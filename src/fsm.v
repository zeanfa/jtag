==> flow/design.v <==
`timescale 1ns / 1ps
module fsm(
    input [3:0] X,
	input [3:0] PRESET_Y,
    output reg [3:0] Y,
    input CLK,
    input ENABLE
    );
	reg [0:1023] memory = 1024'h300000006A600A0D11B1000011138161999922222221E226333333F33343333347444C4C444444915582555555550554615466666B66666C077A757777772E2E88D78888881B83888699999999E999C9ADA2AAAAAA8AAAA5BBBBB4BBBE1BB8BDECCCCCCCC699CC3CDD0DD2DDD3DDDD5AEEEEEEEEEEEE3431AFFFCCCCFF6F3FFF;
	always @(posedge CLK) begin
		if (ENABLE) begin
			Y[3] <= memory[(Y*16 + X)*4];
			Y[2] <= memory[(Y*16 + X)*4 + 1];
			Y[1] <= memory[(Y*16 + X)*4 + 2];
			Y[0] <= memory[(Y*16 + X)*4 + 3];
		end
		else begin
			Y <= PRESET_Y;
		end
	end
endmodule
### Reports on fsm

The steps from the RTL of fsm to its reports follow in flow order.
Lines are those of the file above, counted from 1.
A cell with -- has no value.

| design | value |
|---|---|
| top module | fsm |
| clock input | CLK |
| library | sky130hd |
| corner | tt_025C_1v80 |

### Word-level counts

Source: Yosys, flattened and elaborated, memories not mapped. Widths are those after wreduce; folded enables and synchronous resets count as part of the registers. Registers that Yosys merges into a memory's read port (data or address) are not register bits. Print and check cells do not count. Equal cells are merged and count once.

| operators by class | value |
|---|---|
| add/sub/neg operators | 8 |
| $mul | 0 |
| divide/modulo/power cells | 0 |
| magnitude comparators | 0 |
| eq/ne operators | 0 |
| shift operators | 4 |
| mux-type cells | 4 |
| bitwise gates (word level) | 0 |
| reduce/logical cells | 0 |

Operators with widths:

| cell | count |
|---|---|
| indexed select 1024 x 32 -> 1 bit with constant A | 3 |
| indexed select 1024 x 13 -> 1 bit with constant A | 1 |
| subtractor 10 x 32 -> 32 bit with constant A | 3 |
| adder 32 x 1 -> 32 bit with constant B | 1 |
| adder 32 x 2 -> 32 bit with constant B | 1 |
| subtractor 10 x 12 -> 13 bit with constant A | 1 |
| adder 11 x 2 -> 12 bit with constant B | 1 |
| adder 8 x 4 -> 9 bit | 1 |
| 2-to-1 mux 1 bit | 4 |

| word-level totals | value |
|---|---|
| register bits after elaboration | 4 |
| bits in latches | 0 |
| bits in writable memories | 0 |
| memory bits (read-only) | 0 |
| word width x clocked read ports | 0 |
| memory cells | 0 |
| input port bits | 10 |
| output and inout port bits | 4 |
| cells after elaboration | 17 |

### Logic depth

Longest topological path by Yosys (ltp), each cell counted once; first at word level (registers and memories cut), then after technology mapping (sequential cells cut; the memories' decode and read muxes count).

| logic depth | value |
|---|---|
| depth in word-level cells | 5 |
| ABC_AREA | 1 |
| gate-level depth with buffers | 13 |
| gate-level depth less buffers | 12 |

### Netlist

Yosys stat after the flow's synthesis: flattened, memories mapped to cells. It holds for the ABC_AREA given above (unset counts as 0); a run with the other value may have another netlist.

Cell types:

| cell | count | total area (um^2) |
|---|---|---|
| sky130_fd_sc_hd__nand2_1 | 99 | 371.606 |
| sky130_fd_sc_hd__nand3_1 | 67 | 335.322 |
| sky130_fd_sc_hd__dfxtp_1 | 4 | 80.077 |
| sky130_fd_sc_hd__nor2_1 | 17 | 63.811 |
| sky130_fd_sc_hd__inv_1 | 13 | 48.797 |
| sky130_fd_sc_hd__o21ai_0 | 9 | 45.043 |
| sky130_fd_sc_hd__nand2_2 | 6 | 37.536 |
| sky130_fd_sc_hd__buf_2 | 7 | 35.034 |
| sky130_fd_sc_hd__buf_6 | 3 | 33.782 |
| sky130_fd_sc_hd__nand2_4 | 3 | 33.782 |
| sky130_fd_sc_hd__a21oi_1 | 5 | 25.024 |
| sky130_fd_sc_hd__nor2_4 | 2 | 22.522 |
| sky130_fd_sc_hd__nor2_8 | 1 | 20.019 |
| sky130_fd_sc_hd__inv_2 | 5 | 18.768 |
| sky130_fd_sc_hd__a31oi_1 | 2 | 12.512 |
| sky130_fd_sc_hd__nand4_1 | 2 | 12.512 |
| sky130_fd_sc_hd__nor2_2 | 2 | 12.512 |
| sky130_fd_sc_hd__nand3_2 | 1 | 10.01 |

Not listed: further types 5, cells in them 6.

| mapped netlist | value |
|---|---|
| mapped cells | 254 |
| chip area (Yosys) | 1252.5 um^2 |
| area of sequential cells | 80.1 um^2 |
| flip-flop cells | 4 |
| buffers | 13 |

### Worst setup path after synthesis

OpenSTA on the mapped netlist: ideal clock, no wires. The path of least setup slack (recovery checks aside). Input and output delay are each 20% of the period. Register names are those of the netlist, which keeps one name where synthesis merged equal registers.

| path post-synthesis | value |
|---|---|
| kind | input port to flip-flop |
| from | input X[3] |
| to | register Y[2] |
| period | 2.08 ns |
| external input delay | 0.416 ns |
| library setup time | 0.113 ns |
| launch time at the first pin | 0.416 ns |
| arrival | 1.289 ns |
| required time | 1.967 ns |
| setup slack | 0.678 ns |
| path delay | 0.986 ns |
| stages | 11 |
| buffers on the path | 1 |
| synthesis period reached | 1.402 ns |

"path delay" = arrival - input delay + setup time.
"stages" counts driving pins, that of a launching flip-flop among them; a cell with two outputs on the path counts twice.
"synthesis period reached" is the clock period less the worst setup slack; recovery checks do not enter. This is arithmetic on one report: input and output delays are still those of the set period (20% each).
The rows between start and end are the longest chain of elaborated cells between them; the timing report does not say that the signal goes this way. Where chains are equally long, one stands for them.
A line is the first line of the expression or statement that the cell stems from. Yosys adds cells for indexed reads and writes and turns some case tables into memories.

| on the way, post-synthesis | value |
|---|---|
| cells stage by stage | sky130_fd_sc_hd__buf_6 sky130_fd_sc_hd__inv_1 sky130_fd_sc_hd__nand2_4 sky130_fd_sc_hd__nand2_2 sky130_fd_sc_hd__nand3_1 sky130_fd_sc_hd__a21oi_1 sky130_fd_sc_hd__nand2_1 sky130_fd_sc_hd__nand2_1 sky130_fd_sc_hd__nand2_1 sky130_fd_sc_hd__nand3_1 sky130_fd_sc_hd__nand2_1 |
| cells in the longest elaborated chain | 5 |
| elaborated cells between the ends (all ways) | 5 |
| those cells by class | 3 x add/sub; 1 x shift; 1 x mux |

RTL lines, path post-synthesis:

| item | RTL line | text |
|---|---|---|
| from (decl) | 3 | `input [3:0] X,` |
| adder 8 x 4 -> 9 bit | 13 | `Y[2] <= memory[(Y*16 + X)*4 + 1];` |
| adder 32 x 1 -> 32 bit | 13 |  |
| subtractor 10 x 32 -> 32 bit | -- |  |
| indexed select 1024 x 32 -> 1 bit | 13 |  |
| 2-to-1 mux 1 bit | 11 | `if (ENABLE) begin` |
| to (assign) | 13 |  |
| to (assign) | 18 | `Y <= PRESET_Y;` |
| to (decl) | 5 | `output reg [3:0] Y,` |

### Timing after layout

Path of least setup slack in the final report of stored run 1 (OpenROAD, finished layout, wires in). Where an end is a register, its clock arrival counts in the times.

| path post-layout | value |
|---|---|
| kind | input port to flip-flop |
| from | input X[0] |
| to | register Y[2] |
| period | 1.7 ns |
| external input delay | 0.34 ns |
| library setup time | 0.11 ns |
| launch time at the first pin | 0.34 ns |
| arrival | 1.74 ns |
| required time | 1.81 ns |
| setup slack | 0.07 ns |
| stages | 13 |
| buffers on the path | 2 |

The rows between start and end are the longest chain of elaborated cells between them; the timing report does not say that the signal goes this way. Where chains are equally long, one stands for them.

| on the way, post-layout | value |
|---|---|
| cells stage by stage | sky130_fd_sc_hd__dlygate4sd2_1 sky130_fd_sc_hd__buf_4 sky130_fd_sc_hd__nand2_4 sky130_fd_sc_hd__nand2_1 sky130_fd_sc_hd__nand3_2 sky130_fd_sc_hd__nand2_1 sky130_fd_sc_hd__nand2_1 sky130_fd_sc_hd__nand2_1 sky130_fd_sc_hd__nand2_1 sky130_fd_sc_hd__nand2_1 sky130_fd_sc_hd__nand2_1 sky130_fd_sc_hd__nand3_1 sky130_fd_sc_hd__nand2_1 |
| cells in the longest elaborated chain | 5 |
| elaborated cells between the ends (all ways) | 5 |
| those cells by class | 3 x add/sub; 1 x shift; 1 x mux |

RTL lines, path post-layout:

| item | RTL line | text |
|---|---|---|
| from (decl) | 3 | `input [3:0] X,` |
| adder 8 x 4 -> 9 bit | 13 | `Y[2] <= memory[(Y*16 + X)*4 + 1];` |
| adder 32 x 1 -> 32 bit | 13 |  |
| subtractor 10 x 32 -> 32 bit | -- |  |
| indexed select 1024 x 32 -> 1 bit | 13 |  |
| 2-to-1 mux 1 bit | 11 | `if (ENABLE) begin` |
| to (assign) | 13 |  |
| to (assign) | 18 | `Y <= PRESET_Y;` |
| to (decl) | 5 | `output reg [3:0] Y,` |

--- measured runs ---
Settings and measured results of 2 stored flow runs for module fsm (sky130hd), not sorted in any way. The constraints put input and output delay at 20% of the set period each and load the outputs with 0.01 pF.
By "achieved clock period" is meant the clock period of the run minus its worst setup slack. This is arithmetic on one report: input and output delays are still those of the set period (20% each).
"time of the worst setup path" means the part of the period allowed to the worst setup path (the constraints hold back 20% at inputs and 20% at outputs) less its slack; where the path has registers, the arrival times of their clocks count too.
"power" rests on the timing tool's default activity at the inputs, not on a simulated workload.
A setting shown as - is not set for that run.
Results: - = not shown.

| run name | period_ns | CORE_UTILIZATION | SETUP_SLACK_MARGIN | PLACE_DENSITY_LB_ADDON | CORE_MARGIN | CELL_PAD_IN_SITES_GLOBAL_PLACEMENT | ABC_AREA | MIN_ROUTING_LAYER | CAP_MARGIN | SLEW_MARGIN | CELL_PAD_IN_SITES_DETAIL_PLACEMENT | GPL_TIMING_DRIVEN | GPL_ROUTABILITY_DRIVEN | CTS_CLUSTER_SIZE | CTS_CLUSTER_DIAMETER | MAX_ROUTING_LAYER | standard-cell area of the final layout (um^2) | final setup TNS (ns) | netlist area reported by Yosys (um^2) | utilization (%) | area inside the die boundary (um^2) | worst setup slack after layout (ns) | achieved clock period (ns) | power (µW) | post-route worst hold slack (ns) | time of the worst setup path (ns) | worst setup path kind |
|---|---|---|---|---|---|---|---|---|---|---|---|---|---|---|---|---|---|---|---|---|---|---|---|---|---|---|---|
| stored run 1 | 1.7 | 15 | -0.13 | 0.16 | 8 | 2 | 1 | met1 | 20 | 20 | - | - | - | - | - | - | 1823.0 | 0.000 | 1252.5 | 22.3 | 11529.4 | 0.069 | 1.631 | 1480 | 0.658 | 1.29 | input port to flip-flop |
| stored run 2 | 1.04 | 43 | 0.25 | 0.16 | 2 | 3 | - | met1 | 15 | 20 | 2 | 1 | 0 | 53 | 382 | met5 | - | - | - | - | - | - | - | - | - | - | - |

Stored run 2: no final report: placement broke off with FLW-0024
--- end ---
